==> flow/design.v <==
`timescale 1ns / 1ps
module Mitm(
	input wire CLK,
	input wire RX,
	output wire TX,
	output wire C4,  
	output wire C5,  
	input wire C6,  
	input wire C7,  
	output reg LED1
);
reg [1:0] state = 2'd0;
reg rst = 0;
wire [7:0] data;
wire usb_data_trigger;
wire [7:0] bs_data_rx;
reg [7:0] bs_data_tx;
reg bs_en;
wire bs_data_trigger;
wire [7:0] bg_data_rx;
reg [7:0] bg_data_tx;
reg bg_en;
wire bg_data_trigger;
Receiver r_usb(
	.clk(CLK),
	.rst(rst),
	.din(RX),
	.data_rx(data),
	.valid(usb_data_trigger)
	);
Transmitter t_usb(
	.clk(CLK),
	.rst(rst),
	.en(usb_data_trigger),
	.data_tx(data),
	.dout(TX)
	);
Transmitter t_bs(
	.clk(CLK),
	.rst(rst),
	.en(bs_en),
	.data_tx(bs_data_tx),
	.dout(C4)
	);
Receiver r_bs(
	.clk(CLK),
	.rst(rst),
	.din(C6),
	.data_rx(bs_data_rx),
	.valid(bs_data_trigger)
	);
Transmitter t_bg(
	.clk(CLK),
	.rst(rst),
	.en(bg_en),
	.data_tx(bg_data_tx),
	.dout(C5)
	);
Receiver r_bg(
	.clk(CLK),
	.rst(rst),
	.din(C7),
	.data_rx(bg_data_rx),
	.valid(bg_data_trigger)
	);
always @(posedge CLK) begin
	if (usb_data_trigger) begin
		if (data == 8'd71) begin  
			LED1 <= ~LED1;
			state <= 2'd1;
		end else if (data == 8'd78) begin  
			LED1 <= ~LED1;
			state <= 2'd2;
		end else if (data == 8'd79) begin  
			LED1 <= ~LED1;
			state <= 2'd0;
		end
	end
	case (state)
	2'd1: begin
		bg_data_tx <= 8'd71;
		bg_en <= 1;
		bs_data_tx <= 8'd71;
		bs_en <= 1;
	end
	2'd2: begin
		bs_data_tx <= bs_data_tx;
		bg_data_tx <= bg_data_tx;
		bs_en <= 0;
		bg_en <= 0;
		if (bs_data_trigger) begin
			bg_data_tx <= bs_data_rx;
			bg_en <= 1;
		end else if (bg_data_trigger) begin
			bs_data_tx <= bg_data_rx;
			bs_en <= 1;
		end
	end
	2'd0: begin
		bs_data_tx <= 8'd0;
		bg_data_tx <= 8'd0;
		bs_en <= 0;
		bg_en <= 0;
	end
	endcase
end
endmodule
`timescale 1ns / 1ps
module Receiver(
	input wire clk,
	input wire rst,
	input wire din,
	output reg [7:0] data_rx,
	output reg valid
	);
reg [2:0] index;
reg [1:0] state;
reg [8:0] counter;
reg sample_indicator;
initial begin
	state <= 2'd0;
	counter <= 9'd0;
	index <= 3'd0;
	valid <= 0; 
	data_rx <= 8'd0;
end
initial begin
	sample_indicator <= 0;
end
always @(posedge clk)
begin
	if (rst) begin
		state <= 2'd0;
		counter <= 9'd0;
		index <= 3'd0;
		valid <= 0; 
		data_rx <= 8'd0;
	end else begin
		case (state)
			2'd0: begin
				counter <= 9'd0;
				valid <= 0;
				data_rx <= data_rx;
				index <= 3'd0;
				if (~din) begin
					state <= 2'd1;
				end else begin
					state <= 2'd0;
				end
			end
			2'd1: begin
				data_rx <= data_rx;
				index <= 3'd0;
            valid <= 0;
				if (counter < 278) begin
					counter <= counter + 9'd1;
					if (counter == 139 && din) begin
						state <= 2'd0;
					end else begin
						state <= 2'd1; 
					end
				end else begin
					counter <= 9'd0;
					state <= 2'd2;
				end
			end
			2'd2: begin
            valid <= 0;
				if (counter < 278) begin
					counter <= counter + 9'd1;
					if (counter == 139) begin
						sample_indicator <= ~sample_indicator;
						data_rx[index] <= din;
					end else begin
						data_rx <= data_rx;
					end
					state <= state;
				end else begin
					counter <= 9'd0;
					if (index < 7) begin
						index <= index + 3'd1;
						state <= 2'd2;
					end else begin
						index <= 0;
						state <= 2'd3;
					end
				end
			end
			2'd3: begin
				index <= 3'd0;
				data_rx <= data_rx;
				if (counter < 140) begin
					counter <= counter + 9'd1;
					valid <= 0;
					if (counter == 139 && ~din) begin
						state <= 2'd0;
					end else begin
						state <= 2'd3; 
					end
				end else begin
					counter <= 9'd0;
					valid <= 1;
					state <= 2'd0;
				end
			end
		endcase
	end
end
endmodule
`timescale 1ns / 1ps
module Transmitter(
	input wire clk,
	input wire rst,
	input wire en,
	input wire [7:0] data_tx,
	output reg rdy,
	output reg dout
	);
reg [2:0] index;
reg [1:0] state;
reg [8:0] counter;
initial begin
	state <= 2'd0;
	counter <= 9'd0;
	rdy <= 1;
	dout <= 1;
end
always @(posedge clk)
begin
	if (rst) begin
		state <= 2'd0;
		counter <= 9'd0;
		rdy <= 1;
		dout <= 1;
	end else begin
		case (state)
			2'd0: begin
				counter <= 9'd0;
				rdy <= 1;
				dout <= 1;
				index <= 3'd0;
				if (en) begin
					state <= 2'd1;
				end else begin
					state <= 2'd0;
				end
			end
			2'd1: begin
				rdy <= 0;
				dout <= 0;
				index <= 3'd0;
				if (counter < 278) begin
					counter <= counter + 9'd1;
					state <= 2'd1;
				end else begin
					counter <= 0;
					state <= 2'd2;
				end
			end
			2'd2: begin
				rdy <= 0;
				if (counter == 0) begin
					dout <= data_tx[index];
				end else begin
					dout <= dout;
				end
				if (counter < 278) begin
					counter <= counter + 9'd1;
					index <= index;
					state <= 2'd2;
				end else begin
					if (index < 7) begin
						index <= index + 3'd1;
						counter <= 0;
						state <= 2'd2;
					end else begin
						index <= 0;
						counter <= 0;
						state <= 2'd3;
					end
				end
			end
			2'd3: begin
				rdy <= 0;
				dout <= 1;
				index <= 0;
				if (counter < 278) begin
					counter <= counter + 9'd1;
					state <= 2'd3;
				end else begin
					counter <= 0;
					state <= 2'd0;
				end
			end
		endcase
	end
end
endmodule
==> Tool chain data of Mitm <==
Tool output for the design above, in the order of the flow.
Line numbers count from 1 in the design file above.
Cell names lack the library's common part.
{ "setup": {"top_module": "Mitm", "clk_port": "CLK", "library": "sky130hd", "lib_corner": "tt_025C_1v80"} }

==> Word-level counts <==
Yosys after proc, flatten, opt, wreduce and memory -nomap, before mapping. Memory bits, and registers merged into a memory's read port (data or address), are not among the register bits. Print and check cells are not counted. Equal cells are merged and count once.
{ "bits": {"wordCells": 291, "inputBits": 4, "regBits": 135} }
{ "op_classes": {"mux": 111, "shifts": 9, "reduce_and_logical": 48, "eq_ne": 44, "n_cmp": 15, "addsub": 15, "bitwise": 16} }
{ "op_table": {"columns": ["cell", "n"], "rows": [
  ["two-way mux 8 bit", 12],
  ["case mux 9 bit (select 3 bit)", 3],
  ["two-way mux 9 bit", 9],
  ["adder 9 x 1 -> 9 bit with constant B", 6],
  ["less-than comparator 9 bit with constant B", 6],
  ["case mux 9 bit (select 2 bit)", 3],
  ["case mux 8 bit (select 3 bit)", 2],
  ["case mux 2 bit (select 4 bit)", 6],
  ["two-way mux 2 bit", 23],
  ["OR reduction 3 bit", 12],
  ["two-way mux 3 bit", 12],
  ["case mux 3 bit (select 2 bit)", 6],
  ["less-than comparator 9 x 8 -> 1 bit with constant B", 3],
  ["equality test 9 x 8 -> 1 bit with constant B", 3],
  ["logical NOT 9 bit", 3],
  ["two-way mux 1 bit", 27],
  ["equality test 2 bit with constant B", 13],
  ["variable shift 1 x 4 -> 8 bit", 3],
  ["variable shift 1 x 4 -> 8 bit with constant A", 3],
  ["indexed select 8 x 3 -> 1 bit", 3],
  ["equality test 8 x 7 -> 1 bit with constant B", 3],
  ["AND 8 bit", 3],
  ["bitwise OR 8 bit", 3],
  ["NOT 8 bit", 3],
  ["inequality test 2 x 1 -> 1 bit with constant B", 11],
  ["adder 3 x 1 -> 3 bit with constant B", 6],
  ["less-than comparator 3 bit with constant B", 6],
  ["case mux 1 bit (select 3 bit)", 5]
]} }
Not listed: further kinds 12, cells in them 60.

==> Longest topological paths <==
Longest topological path by Yosys (ltp), each cell counted once; first at word level (registers and memories cut), then after technology mapping (sequential cells cut; the memories' decode and read muxes count).
{ "depth": {"word_depth": 8, "ABC_AREA": 0, "mapped_depth": 7, "ltp_nobuf": 6} }

==> Netlist <==
Source: synth_stat.txt of the flow (Yosys; design flattened, memories mapped). It holds for the ABC_AREA given above (unset counts as 0); a run with the other value may have another netlist.
Totals and module areas in this step are rounded.
{ "mapped": {"ff_cells": 135, "stdcells": 677, "sequential_area_um2": 3423, "area_um2": 7018} }
{ "by_type": {"columns": ["cell_type", "n", "area_total_um2"], "rows": [
  ["edfxtp_1", 72, 2.16E+03],
  ["dfxtp_1", 63, 1261.21],
  ["ha_1", 54, 675.648],
  ["nor2_1", 77, 289.027],
  ["xnor2_1", 27, 236.477],
  ["nand2_1", 57, 213.955],
  ["xor2_1", 24, 210.202],
  ["inv_1", 52, 195.187],
  ["nand3_1", 31, 155.149],
  ["mux4_2", 6, 135.13],
  ["o21ai_0", 25, 125.12],
  ["mux2_2", 10, 112.608],
  ["and3_1", 16, 100.096],
  ["a21o_1", 12, 90.086],
  ["a21oi_1", 16, 80.077],
  ["and2_1", 12, 75.072],
  ["nor3_1", 14, 70.067],
  ["nand4_1", 11, 68.816]
]} }
Not listed: further types 31, cells in them 98.
By module: a second synthesis without flattening, with its own total; a netlist apart from the flattened one above.
{ "hier_totals": {"hier_cells": 761, "hier_area_um2": 7385} }
Rows give one instance, submodules left out.
{ "modules": {"columns": ["module", "mod_seq_area_um2", "area_um2", "instances", "cells"], "rows": [
  ["Receiver", 460.4, 1304, 3, 142],
  ["Transmitter", 350.3, 863.3, 3, 93],
  ["Mitm", 630.6, 883.3, 1, 56]
]} }

==> Worst setup path after synthesis <==
Source: OpenSTA report_checks on the synthesized netlist (no wires, ideal clock, input and output delay 20% of the period each), path of least setup slack; recovery checks are left aside. Register names are those of the netlist, which keeps one name where synthesis merged equal registers.
{ "synth_path": {"path_type": "register -> register", "start": "reg r_bg.index[0]", "end": "reg r_bg.data_rx[4]", "path_delay_ns": 2.042, "driving_pins": 7, "tclk_ns": 2.25, "arrival_ns": 1.782, "setup_slack_ns": 0.209, "path_buffers": 1, "period_less_setup_slack_ns": 2.041} }
"path_delay_ns" is the arrival time less input delay plus setup time.
"driving_pins": output pins that drive a net of the path, with the launching flip-flop's if there is one; two outputs of one cell count as two.
"period_less_setup_slack_ns" = period - worst setup slack (recovery checks aside). The figure is calculated, with input and output delays left at 20% of the set period.
Between the ends stands the longest chain of elaborated cells between them, by number of cells; it is not shown to be the way that was timed. Of several equally long chains one is given.
A line is the first line of the expression or statement that the cell stems from. Yosys adds cells for indexed reads and writes and turns some case tables into memories.
At most two assigning lines are given for a register; there are more.
{ "synth_between": {"path_cell_list": "edfxtp_1 clkbuf_1 inv_1 ha_1 xor2_1 nor4_1 mux2_2", "elab_chain_len": 8, "cells_between": 9, "cone_lines": 4} }
{ "synth_rtl": {"columns": ["item", "line", "text"], "rows": [
  ["start, declared", 116, "reg [2:0] index;"],
  ["start, assigned", 135, "index <= 3'd0;"],
  ["start, assigned", 181, "index <= index + 3'd1;"],
  ["negation 3 -> 4 bit", 173, "data_rx[index] <= din;"],
  ["variable shift 1 x 4 -> 8 bit", 173, null],
  ["NOT 8 bit", 173, null],
  ["AND 8 bit", 173, null],
  ["bitwise OR 8 bit", 173, null],
  ["two-way mux 8 bit", 171, "if (counter == 139) begin"],
  ["two-way mux 8 bit", 169, "if (counter < 278) begin"],
  ["two-way mux 8 bit", 139, "case (state)"],
  ["end, assigned", 143, "data_rx <= data_rx;"],
  ["end, assigned", 152, "data_rx <= data_rx;"],
  ["end, declared", 113, "output reg [7:0] data_rx,"]
]} }

==> Timing after layout <==
From the final timing report of run 2: the path of least setup slack in the routed layout; clock arrival at registers is part of the times.
{ "layout_path": {"path_type": "register -> register", "start": "reg r_usb.index[0]", "end": "reg r_usb.data_rx[4]", "driving_pins": 6, "setup_slack_ns": 0.92, "arrival_ns": 2.24, "tclk_ns": 2.99, "path_buffers": 0} }
Between the ends stands the longest chain of elaborated cells between them, by number of cells; it is not shown to be the way that was timed. Of several equally long chains one is given.
At most two assigning lines are given for a register; there are more.
{ "layout_between": {"path_cell_list": "edfxtp_1 inv_1 ha_1 xor2_1 nor4_1 mux2_2", "elab_chain_len": 8, "cells_between": 9, "cone_lines": 4} }
{ "layout_rtl": {"columns": ["item", "line", "text"], "rows": [
  ["start, declared", 116, "reg [2:0] index;"],
  ["start, assigned", 135, "index <= 3'd0;"],
  ["start, assigned", 181, "index <= index + 3'd1;"],
  ["negation 3 -> 4 bit", 173, "data_rx[index] <= din;"],
  ["variable shift 1 x 4 -> 8 bit", 173, null],
  ["NOT 8 bit", 173, null],
  ["AND 8 bit", 173, null],
  ["bitwise OR 8 bit", 173, null],
  ["two-way mux 8 bit", 171, "if (counter == 139) begin"],
  ["two-way mux 8 bit", 169, "if (counter < 278) begin"],
  ["two-way mux 8 bit", 139, "case (state)"],
  ["end, assigned", 143, "data_rx <= data_rx;"],
  ["end, assigned", 152, "data_rx <= data_rx;"],
  ["end, declared", 113, "output reg [7:0] data_rx,"]
]} }

Module Mitm, platform sky130hd: 2 stored runs of the flow (Yosys, OpenROAD) with differing settings, in no particular order. Input and output delays are each 20% of the period that was set; the output load is 0.01 pF.
"timing.achieved_period_ns" is the run's clock period less its worst setup slack. It is reckoned from that one timing run; input and output delays stay at 20% of the period that was set.
"worstPathTime_ns": the worst setup path's part of the clock period (all of it between registers, 20% less for each end at a port) less its slack. A launch clock that arrives late makes it longer, a capture clock that arrives late makes it shorter.
"totalPower_w" rests on the timing tool's default activity at the inputs, not on a simulated workload.
The measured numbers are rounded.
[
  {
    "run": "run 1",
    "settings": { "period_ns": 3.17, "CORE_UTILIZATION": 66, "PLACE_DENSITY_LB_ADDON": 0.11, "CORE_MARGIN": 7, "CELL_PAD_IN_SITES_GLOBAL_PLACEMENT": 3, "TNS_END_PERCENT": 75, "ABC_AREA": 1, "CTS_CLUSTER_DIAMETER": 254, "SLEW_MARGIN": 40, "MIN_ROUTING_LAYER": "met2", "MAX_ROUTING_LAYER": "met5", "CAP_MARGIN": 20 },
    "outcome": "no results, placement failed with FLW-0024"
  },
  {
    "run": "run 2",
    "settings": { "period_ns": 2.99, "CORE_UTILIZATION": 47, "SETUP_SLACK_MARGIN": 0.72, "PLACE_DENSITY_LB_ADDON": 0.11, "GPL_TIMING_DRIVEN": 1, "CTS_CLUSTER_DIAMETER": 88, "MAX_ROUTING_LAYER": "met5", "CAP_MARGIN": 20, "CORE_MARGIN": 2, "SLEW_MARGIN": 20 },
    "results": { "timing.achieved_period_ns": 2.074, "ws_hold_ns": 0.466, "worstPathTime_ns": 2.07, "worst_path_kind": "register -> register", "layout_utilization_pct": 54.1, "ys_area_um2": 7018, "worstSetupSlack_ns": 0.916, "final_setup_tns_ns": 0.000, "dieArea_um2": 15930, "totalPower_w": 0.005203 }
  }
]
