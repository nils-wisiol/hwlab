==> flow/design.v <==
`timescale 1ns / 1ps
module Passthrough(
	input wire CLK,
	output wire TX,
	output wire C4,  
	output wire C5,  
	input wire C6,  
	output wire C8,  
	output reg LED1,
	output wire C15
);
reg rst;
reg [7:0] bs_send_char;
reg bs_send_char_en;
reg bs_send_char_valid;
reg [7:0] usb_send_char;
reg usb_send_char_en;
reg usb_send_char_valid;
wire [7:0] data1;
wire data1_trigger;
wire [7:0] data2;
wire data2_trigger;
wire t_usb_rdy;
wire t_bs_rdy;
reg target_reset;
reg [2:0] state;  
reg [3:0] num_bytes = 4'd0;  
reg [12:0] resp_time =13'd0;  
reg [12:0] max_resp = 13'd0;  
reg [7:0] max_char = 8'd0;  
reg [16:0] timeout;  
reg [16:0] grace_timeout;  
reg [7:0] current_char;
reg debug;
Transmitter t_usb(
	.clk(CLK),
	.rst(rst),
	.rdy(t_usb_rdy),
	.en(usb_send_char_en),
	.data_tx(usb_send_char),
	.dout(TX)
	);
Transmitter t_bs(
	.clk(CLK),
	.rst(rst),
	.rdy(t_bs_rdy),
	.en(bs_send_char_en),
	.data_tx(bs_send_char),
	.dout(C4)
	);
assign C8 = target_reset;
assign C5 = debug;
assign C15 = t_bs_rdy;
initial begin
    state <= 3'd0;
    bs_send_char <= 8'd32;
    timeout <= 17'd0;
    num_bytes <=4'd0;
    max_resp <= 13'd0;
    LED1 <=0;
    debug <= 0;
	 rst <= 0;
	 current_char <= 8'd32;
end
always @(posedge CLK) begin
	bs_send_char_en <= 0;  
	usb_send_char_en <= 0;
	target_reset <= 1;
    bs_send_char <= bs_send_char;
	 current_char <= current_char;
    case (state)
        3'd0: begin
            timeout <= timeout + 17'd1;
            state <= 3'd0;
            if (timeout == 17'd110000) begin
                state <= 3'd1;
					 num_bytes <= 4'd0;
                resp_time <= 13'd0;
                if (current_char == 8'd126) begin
                    current_char <= 8'd32;
                    max_resp <= 0;
                    usb_send_char_en <=1;
                end else begin
                    current_char <= current_char +8'd1;
                end
            end
        end
        3'd1: begin
				if (num_bytes == 8'd0) begin
					bs_send_char <= 8'd72;  
				end else if (num_bytes == 8'd1) begin
					bs_send_char <= 8'd52;  
				end else if (num_bytes == 8'd2) begin
					bs_send_char <= 8'd114;  
				end else if (num_bytes == 8'd3) begin
					bs_send_char <= 8'd100;  
				end else if (num_bytes == 8'd4) begin
					bs_send_char <= 8'd99;  
				end else if (num_bytes == 8'd5) begin
					bs_send_char <= 8'd48;  
				end else if (num_bytes == 8'd6) begin
					bs_send_char <= 8'd114;  
				end else if (num_bytes == 8'd7) begin
					bs_send_char <= 8'd51;  
				end else begin
					bs_send_char <= current_char;
				end
            bs_send_char_en <= 1;
            num_bytes <= num_bytes + 5'd1;
            state <= 3'd4;
				grace_timeout <= 16'd0;
        end
		  3'd4: begin
				if (grace_timeout == 16'd1000) begin
					state <= 3'd2;
				end else begin
					grace_timeout <= grace_timeout + 16'd1;
				end
		  end
        3'd2: begin
            state <= state;
            if (t_bs_rdy && !(num_bytes == 4'd0)) begin
                state <= 3'd1;
                num_bytes <= num_bytes;
            end else if (t_bs_rdy) begin
                num_bytes <= 4'd0;
                state <= 3'd3;    
                resp_time <= 13'd0; 
					 debug <= 1;
            end
        end
        3'd3: begin
            state <= state;
            bs_send_char <= bs_send_char;
            resp_time <= resp_time +13'd1;
            if (~C6) begin
					debug <= 0;
                if (resp_time > max_resp) begin
                    LED1 <= 1;
                    max_char <= current_char;
                    max_resp <= resp_time;
                end
                resp_time <=13'd0;
                num_bytes <= 4'd0;
                timeout <= 17'd0;
					 timeout <= timeout + 64 * max_char;
                usb_send_char <= max_char;
                state <= 3'd0;
                target_reset <= 0;
            end
        end
    endcase 
end
endmodule
`timescale 1ns / 1ps
module Transmitter(
	input wire clk,
	input wire rst,
	input wire en,
	input wire [7:0] data_tx,
	output reg rdy,
	output reg dout
	);
reg [2:0] index;
reg [1:0] state;
reg [8:0] counter;
initial begin
	state <= 2'd0;
	counter <= 9'd0;
	rdy <= 1;
	dout <= 1;
end
always @(posedge clk)
begin
	if (rst) begin
		state <= 2'd0;
		counter <= 9'd0;
		rdy <= 1;
		dout <= 1;
	end else begin
		case (state)
			2'd0: begin
				counter <= 9'd0;
				rdy <= 1;
				dout <= 1;
				index <= 3'd0;
				if (en) begin
					state <= 2'd1;
				end else begin
					state <= 2'd0;
				end
			end
			2'd1: begin
				rdy <= 0;
				dout <= 0;
				index <= 3'd0;
				if (counter < 278) begin
					counter <= counter + 9'd1;
					state <= 2'd1;
				end else begin
					counter <= 0;
					state <= 2'd2;
				end
			end
			2'd2: begin
				rdy <= 0;
				if (counter == 0) begin
					dout <= data_tx[index];
				end else begin
					dout <= dout;
				end
				if (counter < 278) begin
					counter <= counter + 9'd1;
					index <= index;
					state <= 2'd2;
				end else begin
					if (index < 7) begin
						index <= index + 3'd1;
						counter <= 0;
						state <= 2'd2;
					end else begin
						index <= 0;
						counter <= 0;
						state <= 2'd3;
					end
				end
			end
			2'd3: begin
				rdy <= 0;
				dout <= 1;
				index <= 0;
				if (counter < 278) begin
					counter <= counter + 9'd1;
					state <= 2'd3;
				end else begin
					counter <= 0;
					state <= 2'd0;
				end
			end
		endcase
	end
end
endmodule
# From RTL to reports: Passthrough
# What the tools print for Passthrough, step after step.
# Lines are those of the file above, counted from 1.
# Library cell names are shortened.
# Not given: n/a
dict set report inputs {
  top_module {Passthrough}
  clk_port {CLK}
  cell_library {sky130hd}
  pvt_corner {tt_025C_1v80}
}

# After elaboration
# Yosys after proc, flatten, opt, wreduce and memory -nomap, before mapping. Memory bits, and registers merged into a memory's read port (data or address), are not among the register bits. Print and check cells are not counted. Equal cells are merged and count once.
dict set report bits {
  register_bits 135
  input_bits 2
  out_inout_bits 6
}
dict set report op_classes {
  n_addsub 10
  cmp 5
  eq_ne 33
  n_shift 2
  n_mux 66
  logic 1
  reduce_logical 33
}
# cell count
set ops {}
lappend ops {{13-bit two-way mux} 8}
lappend ops {{17-bit case mux with 2-bit select} 2}
lappend ops {{7-bit two-way mux} 7}
lappend ops {{13-bit case mux with 3-bit select} 1}
lappend ops {{9-bit case mux with 2-bit select} 2}
lappend ops {{17-bit by 1-bit adder with 17-bit output (second input constant)} 2}
lappend ops {{17-bit two-way mux} 2}
lappend ops {{13-bit case mux with 2-bit select} 1}
lappend ops {{3-bit two-way mux} 8}
lappend ops {{2-bit inequality test (second input constant)} 9}
lappend ops {{9-bit by 1-bit adder with 9-bit output (second input constant)} 2}
lappend ops {{9-bit < comparator (second input constant)} 2}
lappend ops {{9-bit logical NOT} 2}
lappend ops {{9-bit two-way mux} 2}
lappend ops {{17-bit by 10-bit equality test with 1-bit output (second input constant)} 1}
lappend ops {{17-bit by 14-bit adder with 17-bit output} 1}
lappend ops {{17-bit equality test (second input constant)} 1}
lappend ops {{4-bit by 3-bit equality test with 1-bit output (second input constant)} 4}
lappend ops {{8-bit by 3-bit variable part select with 1-bit output} 2}
lappend ops {{4-bit case mux with 4-bit select} 1}
lappend ops {{2-bit case mux with 4-bit select} 2}
lappend ops {{4-bit two-way mux} 4}
lappend ops {{3-bit case mux with 5-bit select} 1}
lappend ops {{13-bit by 1-bit adder with 13-bit output (second input constant)} 1}
lappend ops {{13-bit greater-than comparator} 1}
lappend ops {{1-bit two-way mux} 13}
lappend ops {{3-bit OR reduction} 4}
lappend ops {{4-bit AND reduction} 3}
# Not listed: further kinds 34, cells in them 61.

# Longest topological paths
# Depth = most cells in a row (Yosys ltp): at word level without a register or memory, in the mapped netlist without a sequential cell, where the memories' decode and read muxes count.
dict set report depth {
  ltp_word 8
  ABC_AREA 0
  mapped_depth 8
  depth_no_buf 7
}

# Netlist
# Yosys stat after the flow's synthesis: flattened, memories mapped to cells. It holds for the ABC_AREA given above (unset counts as 0); a run with the other value may have another netlist.
# Totals and module areas in this step are rounded.
# cell count
set types {}
lappend types {edfxtp_1 109}
lappend types {ha_1 46}
lappend types {dfxtp_1 26}
lappend types {nor2_1 91}
lappend types {xor2_1 36}
lappend types {xnor2_1 28}
lappend types {nand3_1 40}
lappend types {inv_1 50}
lappend types {a21oi_1 30}
lappend types {nand2_1 39}
lappend types {and2_1 19}
lappend types {nand4_1 15}
lappend types {mux4_2 4}
lappend types {o21ai_0 16}
lappend types {and3_1 11}
lappend types {clkbuf_1 16}
lappend types {nor4_1 9}
lappend types {nor3_1 11}
# Other cell types: 39; their cells: 82.
dict set report mapped {
  mapped_cells 678
  mapped_area_mm2 0.007223
  sequential_area_mm2 0.003794
  ff_cells 135
}
# The figures by module come from a second, unflattened synthesis with its own total; it is not the netlist above.
dict set report hier_totals {
  cells_unflattened 696
  area_unflattened_mm2 0.007348
}
# Rows give one instance, submodules left out.
# mod n_inst n_cells area_mm2 seq_area_mm2
set modules {}
lappend modules {Passthrough 1 524 0.005647 0.003093}
lappend modules {Transmitter 2 86 0.0008508 0.0003503}

# Worst setup path after synthesis
# OpenSTA on the mapped netlist: ideal clock, no wires. The path of least setup slack (recovery checks aside). Input and output delay are each 20% of the period. Register names are those of the netlist, which keeps one name where synthesis merged equal registers.
dict set report synth_timing {
  kind {reg-to-reg}
  startpoint {register timeout[12]}
  endpoint {register resp_time[0]}
  period_ns 3.84
  setup_ns 0.387
  arrival_ns 2.058
  setup_slack_ns 1.395
  delay_ns 2.445
  stages 5
  period_less_setup_slack_ns 2.445
}
# "delay_ns" is the arrival time less input delay plus setup time.
# "stages" counts driving pins, that of a launching flip-flop among them; a cell with two outputs on the path counts twice.
# "period_less_setup_slack_ns" is the clock period less the worst setup slack; recovery checks do not enter. This is arithmetic on one report: input and output delays are still those of the set period (20% each).
# Between the ends stands the longest chain of elaborated cells between them, by number of cells; it is not shown to be the way that was timed. Of several equally long chains one is given.
# A line is the first line of the expression or statement that the cell stems from. Yosys adds cells for indexed reads and writes and turns some case tables into memories.
# At most two assigning lines are given for a register; there are more.
# The path ends at the enable pin of a flip-flop; only ways to that pin are counted.
dict set report synth_via {
  cell_sequence {edfxtp_1 or4b_4 nor4_4 nand2_1 a21oi_1}
  elab_chain_cells 3
}
# element line_no
set synth_lines {}
lappend synth_lines {{start, declared} 31} ;# reg [16:0] timeout;
lappend synth_lines {{start, assigned} 73} ;# timeout <= timeout + 17'd1;
lappend synth_lines {{start, assigned} 146} ;# timeout <= timeout + 64 * max_char;
lappend synth_lines {{17-bit equality test} 75} ;# if (timeout == 17'd110000) begin
lappend synth_lines {{2-bit inequality test} n/a}
lappend synth_lines {{4-bit AND reduction} n/a}
lappend synth_lines {{end, assigned} 78} ;# resp_time <= 13'd0;
lappend synth_lines {{end, assigned} 135} ;# resp_time <= resp_time +13'd1;
lappend synth_lines {{end, declared} 28} ;# reg [12:0] resp_time =13'd0;

# Timing after layout
# Path of least setup slack in the final report of run 1 (OpenROAD, finished layout, wires in). Where an end is a register, its clock arrival counts in the times.
dict set report layout_timing {
  kind {reg-to-reg}
  startpoint {register resp_time[3]}
  endpoint {register max_resp[1]}
  period_ns 3.54
  setup_ns 0.34
  arrival_ns 2.94
  setup_slack_ns 0.66
  stages 7
}
# Between the ends stands the longest chain of elaborated cells between them, by number of cells; it is not shown to be the way that was timed. Of several equally long chains one is given.
# At most two assigning lines are given for a register; there are more.
# The path ends at the enable pin of a flip-flop; only ways to that pin are counted.
dict set report layout_via {
  cell_sequence {edfxtp_1 ha_1 a21o_1 a21oi_1 a21boi_0 o41ai_1 a21oi_2}
  elab_chain_cells 3
}
# element line_no
set layout_lines {}
lappend layout_lines {{start, declared} 28} ;# reg [12:0] resp_time =13'd0;
lappend layout_lines {{start, assigned} 78} ;# resp_time <= 13'd0;
lappend layout_lines {{start, assigned} 135} ;# resp_time <= resp_time +13'd1;
lappend layout_lines {{13-bit greater-than comparator} 138} ;# if (resp_time > max_resp) begin
lappend layout_lines {{2-bit inequality test} n/a}
lappend layout_lines {{5-bit AND reduction} n/a}
lappend layout_lines {{end, assigned} 81} ;# max_resp <= 0;
lappend layout_lines {{end, assigned} 141} ;# max_resp <= resp_time;
lappend layout_lines {{end, declared} 29} ;# reg [12:0] max_resp = 13'd0;

; Measured results for Passthrough: 2 stored runs of the Yosys and OpenROAD flow on sky130hd. The settings differ; the order carries no meaning. The constraints put input and output delay at 20% of the set period each and load the outputs with 0.01 pF.
; "worst_path_time_ns" = time allowed to the worst setup path (clock period - input delay - output delay, where it has them) - its slack; a late launch clock adds to it, a late capture clock takes from it.
; Measured values are rounded.

[run 1: settings]
period_ns = 3.54
CORE_UTILIZATION = 42
SETUP_SLACK_MARGIN = -0.23
PLACE_DENSITY_LB_ADDON = 0.1
CORE_ASPECT_RATIO = 1.86
TNS_END_PERCENT = 85
ABC_AREA = 0
GPL_ROUTABILITY_DRIVEN = 1
MIN_ROUTING_LAYER = met1
CAP_MARGIN = 20
CORE_MARGIN = 2
SLEW_MARGIN = 20
[run 1: results]
synthesis_area_mm2 = 0.007223
die_footprint_mm2 = 0.01831
finish.stdcell_area_mm2 = 0.008134
ws_setup_ns = 0.664
setupTns_ns = 0.000
fin_hold_ws_ns = 0.459
worst_path_time_ns = 2.88
worst_setup_path_type = reg-to-reg

[run 2: settings]
period_ns = 2.85
SETUP_SLACK_MARGIN = -0.01
CAP_MARGIN = 20
CORE_MARGIN = 2
CORE_UTILIZATION = 40
SLEW_MARGIN = 20
[run 2: results]
synthesis_area_mm2 = 0.007223
die_footprint_mm2 = 0.01915
finish.stdcell_area_mm2 = 0.008187
ws_setup_ns = 0.308
setupTns_ns = 0.000
fin_hold_ws_ns = 0.469
worst_path_time_ns = 2.54
worst_setup_path_type = reg-to-reg
